==> flow/design.v <==
module left_shift (input [54:0] A,  input [7:0] shift, output logic [54:0] out); 
  assign out = A << shift;
endmodule
module float_round( input clk,
			 input reset,
			 input execute,
			 input [31:0] in,
			 output logic [31:0] out,
			 output logic ready);
    logic [54:0] result, shift_out;
	 logic [7:0] exp_diff;
	 logic sign, active, exception;
	 assign ready = active;
	 left_shift shift_55(.A(result), .shift(exp_diff), .out(shift_out));
    always_ff @ (posedge clk) begin
	     if (reset) begin
			   sign <= 1'b0;
				exp_diff <= 8'b0;
				active <= 1'b0;
				exception <= 1'b0;
				result <= 54'b0;
		  end
		  else begin
		      if (execute) begin
				    sign <= in[31];
					 exp_diff <= in[30:23] - 8'b01111111;
					 result <= {31'b0, 1'b1, in[22:0]};
				    active <= 1'b1;
					 exception <= 1'b0;
				end
				else if (active) begin
					 if (exp_diff[7] == 1'b0 && exp_diff > 8'b00011110) begin  
						  if (sign ==1'b0) out <= 32'b01111111111111111111111111111111;
						  else out <= 32'b10000000000000000000000000000000;
						  exception <= 1'b1;
					 end
					 else if (exp_diff == 8'b11111111) begin  
						  if (sign == 1'b0) out <= 32'b00000000000000000000000000000001;
						  else out <= 32'b11111111111111111111111111111111;
						  exception <= 1'b1;
					 end
					 else if (exp_diff[7] == 1'b1) begin  
						  out <= 32'b00000000000000000000000000000000;
						  exception <= 1'b1;
					 end
					 else begin
					     exception <= 1'b0;
					 end
					 active <= 1'b0;
				end
				else begin
				    if (exception == 1'b1) out <= out;
					 else begin
					     if (result[22] == 1'b0) begin  
						      if (sign == 1'b0) out <= shift_out[54:23];
								else out <= ~shift_out[54:23] + 32'b1;
						  end
						  else begin
						      if (sign == 1'b0) out <= shift_out[54:23] + 32'b1;
								else out <= ~shift_out[54:23];
						  end
					 end
				end
		  end
    end
endmodule
; Step by step through the tools: float_round
; What the tools print for float_round, step after step.
; Line numbers count from 1 in the design file above.
; Operators: Yosys type, input widths -> output width; for muxes data width and select width s.
; A cell with -- has no value.
[inputs]
top = float_round
clk_port = clk
library = sky130hd
pvt_corner = tt_025C_1v80

; Word level
; Yosys after proc, flatten, opt, wreduce and memory -nomap, before mapping. Memory bits, and registers merged into a memory's read port (data or address), are not among the register bits. Print and check cells are not counted. Equal cells are merged and count once.
[word_totals]
elab_cells = 35
register_bits = 67
out_inout_bits = 33
inputBits = 35
[classes]
n_addsub = 3
equal = 3
cmp = 1
shifts = 1
n_mux = 14
reduce_logical = 3
bitwise = 4
[ops]
columns = operator, count
row1 = $mux 32, 10
row2 = $add 32x1->32 const B, 2
row3 = $shl 24x8->55, 1
row4 = $not 32->32, 1
row5 = $gt 8x5->1 const B, 1
row6 = $sub 8x7->8 const B, 1
row7 = $eq 8x8->1 const B, 1
row8 = $ne 4x2->1 const B, 1
row9 = $reduce_and 4->1, 1
row10 = $mux 1, 4
row11 = $not 1->1, 3
row12 = $ne 2x2->1 const B, 1
row13 = $reduce_or 2->1, 1
row14 = $logic_and 1x1->1, 1

; Logic depth
; Longest topological path by Yosys (ltp), each cell counted once; first at word level (registers and memories cut), then after technology mapping (sequential cells cut; the memories' decode and read muxes count).
[logic_depth]
ltp_word = 7
abc_area = 1
depth_mapped = 24
ltp_nobuf = 23

; Synthesis result
; Yosys stat after the flow's synthesis: flattened, memories mapped to cells. It holds for the ABC_AREA given above (unset counts as 0); a run with the other value may have another netlist.
; Totals and module areas in this step are rounded.
[mapped]
n_buf = 58
stdcells = 1005
sequential_area_um2 = 1662
area_um2 = 6366
ffs = 67
[types]
columns = type, count, type_area_um2
row1 = sky130_fd_sc_hd__nand2_1, 295, 1.11E+03
row2 = sky130_fd_sc_hd__nand3_1, 212, 1.06E+03
row3 = sky130_fd_sc_hd__edfxtp_1, 32, 960.922
row4 = sky130_fd_sc_hd__dfxtp_1, 35, 700.672
row5 = sky130_fd_sc_hd__nand3_2, 46, 460.442
row6 = sky130_fd_sc_hd__nor2_1, 78, 292.781
row7 = sky130_fd_sc_hd__inv_1, 56, 210.202
row8 = sky130_fd_sc_hd__o21ai_0, 38, 190.182
row9 = sky130_fd_sc_hd__a22o_1, 21, 183.926
row10 = sky130_fd_sc_hd__nand4_1, 18, 112.608
row11 = sky130_fd_sc_hd__a21oi_1, 19, 95.091
row12 = sky130_fd_sc_hd__buf_2, 19, 95.091
row13 = sky130_fd_sc_hd__o21ai_1, 18, 90.086
row14 = sky130_fd_sc_hd__nor2_2, 13, 81.328
row15 = sky130_fd_sc_hd__clkbuf_1, 21, 78.826
row16 = sky130_fd_sc_hd__buf_8, 4, 60.058
row17 = sky130_fd_sc_hd__buf_6, 5, 56.304
row18 = sky130_fd_sc_hd__nand2_2, 9, 56.304
; Not listed: further types 23, cells in them 66.

; Timing after synthesis
; OpenSTA on the mapped netlist: ideal clock, no wires. The path of least setup slack (recovery checks aside). Input and output delay are each 20% of the period. Register names are those of the netlist, which keeps one name where synthesis merged equal registers.
[synth_path]
path_type = input -> register
startpoint = input port execute
endpoint = register out[0]
setup_time_ps = 432
delay_ps = 2670
arrival_time_ps = 3228
setup_slack_ps = 1290
path_buffers = 1
path_stages = 4
tclk_ps = 4950
launch_ps = 990
required_ps = 4518
input_delay_ps = 990
period_less_setup_slack_ps = 3660
; "delay_ps" is the arrival time less input delay plus setup time.
; "path_stages" counts driving pins, that of a launching flip-flop among them; a cell with two outputs on the path counts twice.
; "period_less_setup_slack_ps" is the clock period less the worst setup slack; recovery checks do not enter. This is arithmetic on one report: input and output delays are still those of the set period (20% each).
; The rows between start and end are the longest chain of elaborated cells between them; the timing report does not say that the signal goes this way. Where chains are equally long, one stands for them.
; A line is the first line of the expression or statement that the cell stems from. Yosys adds cells for indexed reads and writes and turns some case tables into memories.
; A register here has more assigning lines than the two given.
[synth_between]
path_cell_list = sky130_fd_sc_hd__nor2_1 sky130_fd_sc_hd__clkbuf_1 sky130_fd_sc_hd__o31ai_1 sky130_fd_sc_hd__a21oi_1
elab_chain_len = 2
cone_cells = 2
cone_lines = 0
cone_classes = logic: 1; reduce/logical: 1
[synth_rtl]
columns = element, line_no
row1 = start: declaration, 6  ; input execute,
row2 = $not 1->1, --
row3 = $reduce_and 4->1, --
row4 = end: assignment, 52  ; if (exception == 1'b1) out <= out;
row5 = end: assignment, 55  ; if (sign == 1'b0) out <= shift_out[54:23];
row6 = end: declaration, 8  ; output logic [31:0] out,

==> runs of float_round <==
float_round on sky130hd: 2 stored runs with different settings, listed in no order. Input and output delays are each 20% of the period that was set; the output load is 0.01 pF.

# job 1
==> flow/run.sh <==
#!/bin/bash
# the make line also repeats the synthesis and layout settings of config.mk as NAME=value (left out here)
make -C /OpenROAD-flow-scripts/flow DESIGN_CONFIG=/design/flow/config.mk WORK_HOME=/design/flow/orfs CLKGATE_MAP_FILE= finish
==> flow/config.mk <==
export PLATFORM = sky130hd
export DESIGN_NAME = float_round
export DESIGN_NICKNAME = float_round
export VERILOG_FILES = /design/flow/design.v
export SDC_FILE = /design/flow/constraint.sdc
export NUM_CORES = 4
export LEC_CHECK = 0
export ABC_AREA = 1
export CAP_MARGIN = 20
export CELL_PAD_IN_SITES_DETAIL_PLACEMENT = 1
export CELL_PAD_IN_SITES_GLOBAL_PLACEMENT = 3
export CORE_MARGIN = 9
export CORE_UTILIZATION = 41
export CTS_CLUSTER_DIAMETER = 259
export MAX_ROUTING_LAYER = met5
export PLACE_DENSITY_LB_ADDON = 0.17
export SLEW_MARGIN = 35
export TNS_END_PERCENT = 100
==> flow/constraint.sdc <==
create_clock -name core_clock -period 3.1 [get_ports {clk}]
set_input_delay 0.6200 -clock core_clock [delete_from_list [all_inputs] [get_ports {clk}]]
set_output_delay 0.6200 -clock core_clock [all_outputs]
set_load 0.01 [all_outputs]

==> job 1: results <==
outcome="did not finish, placement stopped with FLW-0024"

# job 2
==> flow/run.sh <==
#!/bin/bash
# the make line also repeats the synthesis and layout settings of config.mk as NAME=value (left out here)
make -C /OpenROAD-flow-scripts/flow DESIGN_CONFIG=/design/flow/config.mk WORK_HOME=/design/flow/orfs CLKGATE_MAP_FILE= finish
==> flow/config.mk <==
export PLATFORM = sky130hd
export DESIGN_NAME = float_round
export DESIGN_NICKNAME = float_round
export VERILOG_FILES = /design/flow/design.v
export SDC_FILE = /design/flow/constraint.sdc
export NUM_CORES = 4
export LEC_CHECK = 0
export ABC_AREA = 1
export CAP_MARGIN = 30
export CELL_PAD_IN_SITES_GLOBAL_PLACEMENT = 3
export CORE_MARGIN = 3
export CORE_UTILIZATION = 43
export PLACE_DENSITY = 0.57
export SLEW_MARGIN = 20
export TNS_END_PERCENT = 40
==> flow/constraint.sdc <==
create_clock -name core_clock -period 5.43 [get_ports {clk}]
set_input_delay 1.0860 -clock core_clock [delete_from_list [all_inputs] [get_ports {clk}]]
set_output_delay 1.0860 -clock core_clock [all_outputs]
set_load 0.01 [all_outputs]

==> job 2: results <==
outcome="did not finish, placement stopped with GPL-0301"
